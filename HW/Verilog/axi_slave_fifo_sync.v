==> flow/design.v <==
`timescale 1ns/1ps
module axi_slave_fifo_sync#(
    parameter DW = 42,
    parameter AW = 4
)
(
    input   wire            reset_n,
    input   wire            clk,
    output  wire            wr_rdy,
    input   wire            wr_vld,
    input   wire [DW-1:0]   wr_din,
    input   wire            rd_rdy,
    output  wire            rd_vld,
    output  wire [DW-1:0]   rd_dout  
);
localparam DT = 1<<AW;
reg [AW:0] fifo_head;
reg [AW:0] next_head;
reg [AW:0] fifo_tail;
reg [AW:0] next_tail;
reg [AW:0] item_cnt;
reg [DW-1:0] Mem [0:DT-1];
wire full,empty;
always @(posedge clk) begin
    if(!reset_n) begin
        fifo_tail <= 0;
        next_tail <= 1;
    end
    else begin
        if(wr_vld & !full) begin
            fifo_tail <= next_tail;
            next_tail <= next_tail + 1;
        end
    end
end
always @(posedge clk) begin
    if(!reset_n) begin
        fifo_head <= 0;
        next_head <= 1;
    end
    else begin
        if(rd_rdy & !empty) begin
            fifo_head <= next_head;
            next_head <= next_head + 1;
        end
    end
end
always @(posedge clk) begin
    if(!reset_n) begin
        item_cnt <= 0;
    end
    else begin
        if(wr_vld && !full &&(!rd_rdy || (rd_rdy&&empty))) begin 
            item_cnt <= item_cnt +1;
        end
        else if(rd_rdy && !empty && (!wr_vld || (wr_vld && full))) begin 
            item_cnt <= item_cnt -1;
        end
    end
end
always@(posedge clk) begin
    if(!full && wr_vld) begin
        Mem[fifo_tail[AW-1:0]] <= wr_din;
    end
end
assign full = item_cnt >= DT;
assign empty = (fifo_head == fifo_tail);
assign wr_rdy = ~full;
assign rd_vld = ~empty;
assign rd_dout = Mem[fifo_head[AW-1:0]];
endmodule
* Tool chain data of axi_slave_fifo_sync
The steps from the RTL of axi_slave_fifo_sync to its reports follow in flow order.
Lines are those of the file above, counted from 1.
Operators carry their Yosys type and port widths (W data, S select, Z words).
Library cell names are shortened.
The mark n/a stands for no value.
- Top module :: axi_slave_fifo_sync
- Clock input :: clk
- Cell library :: sky130hd
- Corner :: tt_025C_1v80

* Elaborated design
Source: Yosys, flattened and elaborated, memories not mapped. Widths are those after wreduce. Print and check cells do not count. Equal cells are merged and count once.
Memory sizes are those after Yosys's memory passes, which may raise the word count (mostly to a power of two), join words into wider ones and drop unused or constant bits.
- $add $sub $neg :: 4
- Multiply operators :: 0
- Div/mod/pow operators :: 0
- Order comparisons :: 1
- Equality and inequality tests :: 1
- Shifts and indexed selects :: 0
- Mux-type cells :: 7
- Bitwise operators :: 4
- Reduce/logical cells :: 13
** Operators by type and width (count)
- $mux W42 :: 1
- $add A5 B1 Y5 const B :: 3
- $mux W4 :: 3
- $mux W5 :: 2
- $logic_and A1 B1 Y1 :: 6
- $sub A5 B1 Y5 const B :: 1
- $ge A5 B5 Y1 const B :: 1
- $eq A5 B5 Y1 :: 1
- $logic_not A1 Y1 :: 4
- $and A1 B1 Y1 :: 2
- $logic_or A1 B1 Y1 :: 2
- $not A1 Y1 :: 2
- $reduce_bool A2 Y1 :: 1
- $mux W1 :: 1
- Bits in registers :: 25
- Latch bits :: 0
- Memory bits (writable) :: 672
- Bits in read-only memories :: 0
- Clocked read ports x word width :: 42
- Memories :: 1
- Output and inout port bits :: 44
- Elaborated cells :: 36
** Memories
- Mem :: depth 16, width 42, rd ports 1, write ports 1, RTL line 22 : reg [DW-1:0] Mem [0:DT-1];

* Depth
Longest topological path by Yosys (ltp), each cell counted once; first at word level (registers and memories cut), then after technology mapping (sequential cells cut; the memories' decode and read muxes count).
- Depth after elaboration :: 6
- ABC_AREA :: 0
- Mapped depth :: 13
- Gate-level depth less buffers :: 11

* After synthesis
Source: synth_stat.txt of the flow (Yosys; design flattened, memories mapped). It holds for the ABC_AREA given above (unset counts as 0); a run with the other value may have another netlist.
Totals and module areas in this step are rounded.
- Mapped cells :: 1099
- Synthesis area :: 0.02659 sq mm
- Flip-flop cells :: 701
- Buffer cells :: 56
** Cell types
- edfxtp_1 :: count 672, total area 2.02E+04 sq um
- mux4_2 :: count 210, total area 4.73E+03 sq um
- dfxtp_1 :: count 29, total area 580.557 sq um
- buf_6 :: count 14, total area 157.651 sq um
- nand2_1 :: count 30, total area 112.608 sq um
- xnor2_1 :: count 11, total area 96.342 sq um
- clkbuf_1 :: count 25, total area 93.84 sq um
- ha_1 :: count 7, total area 87.584 sq um
- a21boi_0 :: count 8, total area 60.058 sq um
- nor2_1 :: count 15, total area 56.304 sq um
- buf_2 :: count 11, total area 55.053 sq um
- o21ai_0 :: count 11, total area 55.053 sq um
- and2_1 :: count 8, total area 50.048 sq um
- nand3_1 :: count 10, total area 50.048 sq um
- inv_1 :: count 7, total area 26.275 sq um
- xor2_1 :: count 3, total area 26.275 sq um
- buf_1 :: count 6, total area 22.522 sq um
- fa_1 :: count 1, total area 20.019 sq um
Not listed: further types 11, cells in them 21.

* Worst setup path after synthesis
Path of least setup slack by OpenSTA after synthesis, without wires, with an ideal clock, recovery checks aside; 20% of the period is set as input and as output delay. Where synthesis merged equal registers, the netlist keeps one of their names.
- Path type :: input -> register
- Start :: in wr_vld
- End :: mem Mem[4][0]
- Clock period :: 5160 ps
- External input delay :: 1032 ps
- Launch time at the first pin :: 1032 ps
- Arrival :: 4685 ps
- Data required time :: 4666 ps
- Slack :: -19 ps
- Delay of the path :: 4147 ps
- Stages :: 5
- Period reached after synthesis :: 5179 ps
"delay of the path" is the arrival time less input delay plus setup time.
"stages" counts driving pins, that of a launching flip-flop among them; a cell with two outputs on the path counts twice.
"period reached after synthesis" = period - worst setup slack (recovery checks aside). The figure is calculated, with input and output delays left at 20% of the set period.
Between the ends stands the longest chain of elaborated cells between them, by number of cells; it is not shown to be the way that was timed. Of several equally long chains one is given.
A line is the first line of the expression or statement that the cell stems from. Yosys adds cells for indexed reads and writes and turns some case tables into memories.
Only ways into the end's enable, where the timed path ends, are counted here.
- Cells stage by stage :: nand2_1 > inv_1 > clkbuf_1 > nand3b_1 > nor3_1
- Cells in the longest elaborated chain :: 2
** Ends and longest elaborated chain, post-synthesis
- start, declared :: RTL line 10 : input   wire            wr_vld,
- $logic_and A1 B1 Y1 :: RTL line 62 : if(!full && wr_vld) begin
- $mux W4 :: RTL line 62
- end, declared :: RTL line 22 : reg [DW-1:0] Mem [0:DT-1];

* Timing after layout
Path of least setup slack in the final report of job 1 (OpenROAD, finished layout, wires in). Where an end is a register, its clock arrival counts in the times.
The path's times are printed in steps of 10 ps; the period is the one set.
- Path type :: register -> output
- Start :: reg (no name shown)
- End :: out rd_dout[19]
- Clock period :: 6150 ps
- External output delay :: 1230 ps
- Launch time at the first pin :: 650 ps
- Arrival :: 3450 ps
- Data required time :: 4920 ps
- Slack :: 1470 ps
- Stages :: 6
- Cells stage by stage :: dfxtp_4 > buf_12 > buf_4 > mux4_2 > mux4_2 > clkdlybuf4s50_1
** Ends and longest elaborated chain, post-layout
- end, declared :: RTL line 14 : output  wire [DW-1:0]   rd_dout
No chain of elaborated cells between the ends is given.

Subject: flow runs of axi_slave_fifo_sync

Hi,

Measured results for axi_slave_fifo_sync: 2 stored runs of the Yosys and OpenROAD flow on sky130hd. The settings differ; the order carries no meaning. The constraints put input and output delay at 20% of the set period each and load the outputs with 0.01 pF.
By "achieved period" is meant the clock period of the run minus its worst setup slack. This is arithmetic on one report: input and output delays are still those of the set period (20% each).
"time on the worst setup path" = time allowed to the worst setup path (clock period - input delay - output delay, where it has them) - its slack; a late launch clock adds to it, a late capture clock takes from it.
"time on the worst setup path" is known to 10 ps.
The results are shown rounded.

* Job 1
** Files
==> flow/run.sh <==
#!/bin/bash
# the make line also repeats the synthesis and layout settings of config.mk as NAME=value (left out here)
make -C /OpenROAD-flow-scripts/flow DESIGN_CONFIG=/design/flow/config.mk WORK_HOME=/design/flow/orfs CLKGATE_MAP_FILE= finish
==> flow/config.mk <==
export PLATFORM = sky130hd
export DESIGN_NAME = axi_slave_fifo_sync
export DESIGN_NICKNAME = axi_slave_fifo_sync
export VERILOG_FILES = /design/flow/design.v
export SDC_FILE = /design/flow/constraint.sdc
export NUM_CORES = 4
export LEC_CHECK = 0
export CAP_MARGIN = 20
export CELL_PAD_IN_SITES_DETAIL_PLACEMENT = 2
export CORE_MARGIN = 2
export CORE_UTILIZATION = 15
export GPL_ROUTABILITY_DRIVEN = 1
export MAX_ROUTING_LAYER = met4
export MIN_ROUTING_LAYER = met1
export PLACE_DENSITY_LB_ADDON = 0.13
export SETUP_SLACK_MARGIN = 0.08
export SLEW_MARGIN = 40
==> flow/constraint.sdc <==
create_clock -name core_clock -period 6.15 [get_ports {clk}]
set_input_delay 1.2300 -clock core_clock [delete_from_list [all_inputs] [get_ports {clk}]]
set_output_delay 1.2300 -clock core_clock [all_outputs]
set_load 0.01 [all_outputs]
** Results
- Setup slack of the worst path :: 1467 ps
- Standard-cell area of the final layout :: 0.03338 sq mm
- Utilization in the final report :: 19.0%
- Achieved period :: 4683 ps
- Time on the worst setup path :: 3450 ps
- Critical path type :: register -> output
- Full die area :: 0.1807 sq mm
- Total negative setup slack :: 0 ps
- Cell area after synthesis :: 0.02659 sq mm

* Job 2
** Files
==> flow/run.sh <==
#!/bin/bash
# the make line also repeats the synthesis and layout settings of config.mk as NAME=value (left out here)
make -C /OpenROAD-flow-scripts/flow DESIGN_CONFIG=/design/flow/config.mk WORK_HOME=/design/flow/orfs CLKGATE_MAP_FILE= finish
==> flow/config.mk <==
export PLATFORM = sky130hd
export DESIGN_NAME = axi_slave_fifo_sync
export DESIGN_NICKNAME = axi_slave_fifo_sync
export VERILOG_FILES = /design/flow/design.v
export SDC_FILE = /design/flow/constraint.sdc
export NUM_CORES = 4
export LEC_CHECK = 0
export CAP_MARGIN = 20
export CORE_MARGIN = 2
export CORE_UTILIZATION = 40
export SLEW_MARGIN = 20
==> flow/constraint.sdc <==
create_clock -name core_clock -period 3.77 [get_ports {clk}]
set_input_delay 0.7540 -clock core_clock [delete_from_list [all_inputs] [get_ports {clk}]]
set_output_delay 0.7540 -clock core_clock [all_outputs]
set_load 0.01 [all_outputs]
** Results
- Standard-cell area of the final layout :: 0.03153 sq mm
- Total negative setup slack :: 0 ps
- Full die area :: 0.06857 sq mm
- Utilization in the final report :: 48.0%
- Achieved period :: 3679 ps
- Time on the worst setup path :: 2920 ps
- Critical path type :: register -> output
- Setup slack of the worst path :: 91 ps
- Cell area after synthesis :: 0.02659 sq mm

Regards
